==> flow/design.v <==
module Adder (
	input [31:0] in_1, in_2, 
	output[31:0] out
);
  assign out = in_1 + in_2;
endmodule
module IF_Stage (
	input clk, rst, freeze, branch_taken,
	input[31:0] branch_addr,
	output[31:0] pc, instruction
);
	wire[31:0] mux_out, pc_out;
	Register pcReg (
		.clk(clk),
		.rst(rst),
		.write_en(~freeze),
		.reg_in(mux_out),
		.reg_out(pc_out)
	);
	MUX ifMux (
		.in_1(pc),
		.in_2(branch_addr),
		.select(branch_taken),
		.out(mux_out)
	);
	Adder pcInc (
		.in_1(pc_out),
		.in_2(32'd1),
		.out(pc)
	);
	InstructionMem instructionMem (
		.rst(rst),
		.addr(pc_out),
		.instruction(instruction)
	);
endmodule
module InstructionMem (
    input rst, 
    input[31:0] addr, 
    output[31:0] instruction
);
  reg [31:0] instMem [0:100];
  always @ (*) begin
   if (rst) begin 
      instMem[0] = 32'b1110_00_1_1101_0_0000_0000_0000_00010100;  
      instMem[1] = 32'b1110_00_1_1101_0_0000_0001_1010_00000001;  
      instMem[2] = 32'b1110_00_1_1101_0_0000_0010_0001_00000011;  
      instMem[3] = 32'b1110_00_0_0100_1_0010_0011_000000000010;  
      instMem[4] = 32'b1110_00_0_0101_0_0000_0100_000000000000;  
      instMem[5] = 32'b1110_00_0_0010_0_0100_0101_00010_00_0_0100;  
      instMem[6] = 32'b1110_00_0_0110_0_0000_0110_000010100000;  
      instMem[7] = 32'b1110_00_0_1100_0_0101_0111_00010_10_0_0010;  
      instMem[8] = 32'b1110_00_0_0000_0_0111_1000_000000000011;  
      instMem[9] = 32'b1110_00_0_1111_0_0000_1001_000000000110;  
      instMem[10] = 32'b1110_00_0_0001_0_0100_1010_000000000101;  
      instMem[11] = 32'b1110_00_0_1010_1_1000_0000_000000000110;  
      instMem[12] = 32'b0001_00_0_0100_0_0001_0001_000000000001;  
      instMem[13] = 32'b1110_00_0_1000_1_1001_0000_000000001000;  
      instMem[14] = 32'b0000_00_0_0100_0_0010_0010_000000000010;  
      instMem[15] = 32'b1110_00_1_1101_0_0000_0000_101100000001;  
      instMem[16] = 32'b1110_01_0_0100_0_0000_0001_000000000000;  
      instMem[17] = 32'b1110_01_0_0100_1_0000_1011_000000000000;  
      instMem[18] = 32'b1110_01_0_0100_0_0000_0010_000000000100;  
      instMem[19] = 32'b1110_01_0_0100_0_0000_0011_000000001000;  
      instMem[20] = 32'b1110_01_0_0100_0_0000_0100_000000001101;  
      instMem[21] = 32'b1110_01_0_0100_0_0000_0101_000000010000;  
      instMem[22] = 32'b1110_01_0_0100_0_0000_0110_000000010100;  
      instMem[23] = 32'b1110_01_0_0100_1_0000_1010_000000000100;  
      instMem[24] = 32'b1110_01_0_0100_0_0000_0111_000000011000;  
      instMem[25] = 32'b1110_00_1_1101_0_0000_0001_000000000100;  
      instMem[26] = 32'b1110_00_1_1101_0_0000_0010_000000000000;  
      instMem[27] = 32'b1110_00_1_1101_0_0000_0011_000000000000;  
      instMem[28] = 32'b1110_00_0_0100_0_0000_0100_000100000011;  
      instMem[29] = 32'b1110_01_0_0100_1_0100_0101_000000000000;  
      instMem[30] = 32'b1110_01_0_0100_1_0100_0110_000000000100;  
      instMem[31] = 32'b1110_00_0_1010_1_0101_0000_000000000110;  
      instMem[32] = 32'b1100_01_0_0100_0_0100_0110_000000000000;  
      instMem[33] = 32'b1100_01_0_0100_0_0100_0101_000000000100;  
      instMem[34] = 32'b1110_00_1_0100_0_0011_0011_000000000001;  
      instMem[35] = 32'b1110_00_1_1010_1_0011_0000_000000000011;  
      instMem[36] = 32'b1011_10_1_0_111111111111111111110111   ;  
      instMem[37] = 32'b1110_00_1_0100_0_0010_0010_000000000001;  
      instMem[38] = 32'b1110_00_0_1010_1_0010_0000_000000000001;  
      instMem[39] = 32'b1011_10_1_0_111111111111111111110011   ;  
      instMem[40] = 32'b1110_01_0_0100_1_0000_0001_000000000000;  
      instMem[41] = 32'b1110_01_0_0100_1_0000_0010_000000000100;  
      instMem[42] = 32'b1110_01_0_0100_1_0000_0011_000000001000;  
      instMem[43] = 32'b1110_01_0_0100_1_0000_0100_000000001100;  
      instMem[44] = 32'b1110_01_0_0100_1_0000_0101_000000010000;  
      instMem[45] = 32'b1110_01_0_0100_1_0000_0110_000000010100;  
      instMem[46] = 32'b1110_10_1_0_111111111111111111111111   ;  
      instMem[47] = 32'b1110_00_0_0_000000000000000000000000   ;  
      instMem[48] = 32'b1110_00_0_0_000000000000000000000000   ;  
      instMem[49] = 32'b1110_00_0_0_000000000000000000000000   ;  
      instMem[50] = 32'b1110_00_0_0_000000000000000000000000   ;  
      instMem[51] = 32'b1110_00_0_0_000000000000000000000000   ;  
      instMem[52] = 32'b1110_00_0_0_000000000000000000000000   ;  
      instMem[53] = 32'b1110_00_0_0_000000000000000000000000   ;  
      instMem[54] = 32'b1110_00_0_0_000000000000000000000000   ;  
      instMem[55] = 32'b1110_00_0_0_000000000000000000000000   ;  
      instMem[56] = 32'b1110_00_0_0_000000000000000000000000   ;  
    end
  end
  assign instruction = instMem[addr];
endmodule
module MUX(
	input[31:0] in_1, in_2, 
	input select, 
	output[31:0] out
);
  assign out = select ? in_2 : in_1;
endmodule
module Register (
	input clk, rst, write_en, 
	input[31:0] reg_in, 
	output reg[31:0] reg_out
);
  always @ (posedge clk) begin
    if (rst == 1) reg_out <= 0;
    else if (write_en) reg_out <= reg_in;
  end
endmodule
module NegRegister (
	input clk, rst, write_en, 
	input[31:0] reg_in, 
	output reg[31:0] reg_out
);
  always @ (negedge clk) begin
    if (rst == 1) reg_out <= 0;
    else if (write_en) reg_out <= reg_in;
  end
endmodule
---- Reports on IF_Stage ----
The steps from the RTL of IF_Stage to its reports follow in flow order.
Lines are those of the file above, counted from 1.
Operators carry their Yosys type and port widths (W data, S select, Z words).
Cell names lack the library's common part.
Not given: n/a
inputs
  top module .............................. IF_Stage
  clock ................................... clk
  cell library ............................ sky130hd
  library corner .......................... tt_025C_1v80

---- Elaborated design ----
Counts by Yosys on the flattened word-level netlist (proc, flatten, opt, wreduce). Print and check cells are left out. Cells with the same type and inputs are merged into one.
bit counts
  flip-flop bits (word level) ............. 32
  input port bits ......................... 36
  output and inout port bits .............. 64
  elaborated cells ........................ 106
operators by class
  $add $sub $neg .......................... 1
  equality and inequality tests ........... 100
  muxes and demuxes ....................... 2
  reduce/logical cells .................... 2
operator list
  cell                     number
  $pmux W32 S92            1
  $eq A7 B7 Y1 const B     37
  $eq A7 B6 Y1 const B     32
  $eq A7 B5 Y1 const B     16
  $eq A7 B4 Y1 const B     8
  $add A32 B1 Y32 const B  1
  $mux W32                 1
  $eq A7 B3 Y1 const B     4
  $eq A7 B2 Y1 const B     2
  $reduce_or A10 Y1        1
  $eq A7 B1 Y1 const B     1
  $logic_not A7 Y1         1

---- Longest topological paths ----
Yosys ltp: most cells in a row. Word level: on the elaborated netlist, between registers, memories and ports. Mapped: between sequential cells and ports; inverters and the memories' decode and read muxes count.
depth
  depth after elaboration ................. 3
  ABC_AREA ................................ 0
  gate-level depth with buffers ........... 10
  mapped depth without buffers ............ 8

---- Netlist ----
Yosys stat after the flow's synthesis: flattened, memories mapped to cells. It holds for the ABC_AREA given above (unset counts as 0); a run with the other value may have another netlist.
The area totals of this step are shown rounded.
synthesis totals
  standard cells after synthesis .......... 582
  cell area after synthesis ............... 3900 um^2
  sequential area ......................... 640 um^2
  mapped flip-flops ....................... 32
  buffer cells ............................ 57
cell types
  cell type  number
  dfxtp_1    32
  nor2_1     72
  nand2_1    60
  a21oi_1    43
  o21ai_0    41
  xnor2_1    18
  clkbuf_1   36
  nand3_1    26
  xor2_1     13
  a22oi_1    14
  nor4_4     3
  a31oi_1    10
  and3_1     10
  ha_1       5
  nand4_1    10
  or2_2      10
  nor2b_1    9
  o22ai_1    9
Other cell types: 52; their cells: 161.
By module: a second synthesis without flattening, with its own total; a netlist apart from the flattened one above.
second synthesis, totals
  cells (unflattened synthesis) ........... 636
  area total of the unflattened synthesis .. 5100 um^2
Rows give one instance, submodules left out.
by module
  module          instances  cells  area (um^2)  sequential area (um^2)
  InstructionMem  1          273    1800         0.0
  Adder           1          221    1600         0.0
  Register        1          103    1200         640
  MUX             1          36     540          0.0
  IF_Stage        1          3      11           0.0

---- Timing after synthesis ----
Source: OpenSTA report_checks on the synthesized netlist (no wires, ideal clock, input and output delay 20% of the period each), path of least setup slack; recovery checks are left aside. Register names are those of the netlist, which keeps one name where synthesis merged equal registers.
timing path post-synthesis
  path type ............................... reg2out
  from .................................... register pcReg.reg_out[0]
  to ...................................... output port instruction[12]
  clock period ............................ 2.9 ns
  external output delay ................... 0.580 ns
  launch time at the first pin ............ 0.000 ns
  arrival time ............................ 2.212 ns
  data required time ...................... 2.320 ns
  setup slack ............................. 0.108 ns
  delay of the path ....................... 2.212 ns
  driving pins on the path ................ 10
  buffers on the path ..................... 1
  synthesis period reached ................ 2.792 ns
"delay of the path" is the arrival time less input delay plus setup time.
A path that ends at an output port has no setup time.
"driving pins on the path" counts driving pins, that of a launching flip-flop among them; a cell with two outputs on the path counts twice.
"synthesis period reached" is the clock period less the worst setup slack; recovery checks do not enter. This is arithmetic on one report: input and output delays are still those of the set period (20% each).
Between the ends stands the longest chain of elaborated cells between them, by number of cells; it is not shown to be the way that was timed. Of several equally long chains one is given.
Each line given opens the expression or statement behind the cell; cells for indexed reads and writes are added by Yosys, which also makes memories of some case tables.
on the way, post-synthesis
  cells stage by stage .................... dfxtp_1 > inv_1 > ha_1 > clkbuf_1 > inv_1 > nand2_1 > o211ai_1 > inv_1 > a2111oi_0 > o311ai_0
  length of the longest elaborated chain .. 3
  elaborated cells on any way between the ends .. 103
ends and longest elaborated chain, post-synthesis
  what               RTL line  source
  from (decl)        116       output reg[31:0] reg_out
  from (assign)      119       if (rst == 1) reg_out <= 0;
  from (assign)      120       else if (write_en) reg_out <= reg_in;
  $eq A7 B6 Y1       104       assign instruction = instMem[addr];
  $reduce_or A10 Y1  n/a
  $pmux W32 S92      104
  to (decl)          10        output[31:0] pc, instruction

Subject: IF_Stage on sky130hd, stored results

Hello all,

module IF_Stage, platform sky130hd, 2 stored runs of the flow under differing settings, order arbitrary. Input and output delays are each 20% of the period that was set; the output load is 0.01 pF.

======== record 1 ========
==> flow/run.sh <==
#!/bin/bash
# the make line also repeats the synthesis and layout settings of config.mk as NAME=value (left out here)
make -C /OpenROAD-flow-scripts/flow DESIGN_CONFIG=/design/flow/config.mk WORK_HOME=/design/flow/orfs CLKGATE_MAP_FILE= finish
==> flow/config.mk <==
export PLATFORM = sky130hd
export DESIGN_NAME = IF_Stage
export DESIGN_NICKNAME = IF_Stage
export VERILOG_FILES = /design/flow/design.v
export SDC_FILE = /design/flow/constraint.sdc
export NUM_CORES = 4
export LEC_CHECK = 0
export CAP_MARGIN = 20
export CELL_PAD_IN_SITES_GLOBAL_PLACEMENT = 2
export CORE_ASPECT_RATIO = 0.7
export CORE_MARGIN = 8
export CORE_UTILIZATION = 44
export CTS_CLUSTER_DIAMETER = 313
export GPL_ROUTABILITY_DRIVEN = 1
export MAX_ROUTING_LAYER = met4
export SETUP_SLACK_MARGIN = 0.75
export SLEW_MARGIN = 20
==> flow/constraint.sdc <==
create_clock -name core_clock -period 3.94 [get_ports {clk}]
set_input_delay 0.7880 -clock core_clock [delete_from_list [all_inputs] [get_ports {clk}]]
set_output_delay 0.7880 -clock core_clock [all_outputs]
set_load 0.01 [all_outputs]

-------- record 1 --------
  no results, placement failed with GPL-0301

======== record 2 ========
==> flow/run.sh <==
#!/bin/bash
# the make line also repeats the synthesis and layout settings of config.mk as NAME=value (left out here)
make -C /OpenROAD-flow-scripts/flow DESIGN_CONFIG=/design/flow/config.mk WORK_HOME=/design/flow/orfs CLKGATE_MAP_FILE= finish
==> flow/config.mk <==
export PLATFORM = sky130hd
export DESIGN_NAME = IF_Stage
export DESIGN_NICKNAME = IF_Stage
export VERILOG_FILES = /design/flow/design.v
export SDC_FILE = /design/flow/constraint.sdc
export NUM_CORES = 4
export LEC_CHECK = 0
export CAP_MARGIN = 5
export CELL_PAD_IN_SITES_DETAIL_PLACEMENT = 2
export CELL_PAD_IN_SITES_GLOBAL_PLACEMENT = 1
export CORE_ASPECT_RATIO = 1.15
export CORE_MARGIN = 2
export CORE_UTILIZATION = 45
export CTS_CLUSTER_SIZE = 82
export GPL_TIMING_DRIVEN = 0
export PLACE_DENSITY_LB_ADDON = 0.0
export SETUP_SLACK_MARGIN = 0.55
export SLEW_MARGIN = 20
==> flow/constraint.sdc <==
create_clock -name core_clock -period 2.83 [get_ports {clk}]
set_input_delay 0.5660 -clock core_clock [delete_from_list [all_inputs] [get_ports {clk}]]
set_output_delay 0.5660 -clock core_clock [all_outputs]
set_load 0.01 [all_outputs]

-------- record 2 --------
  no results, placement failed with DPL-0033

Thanks
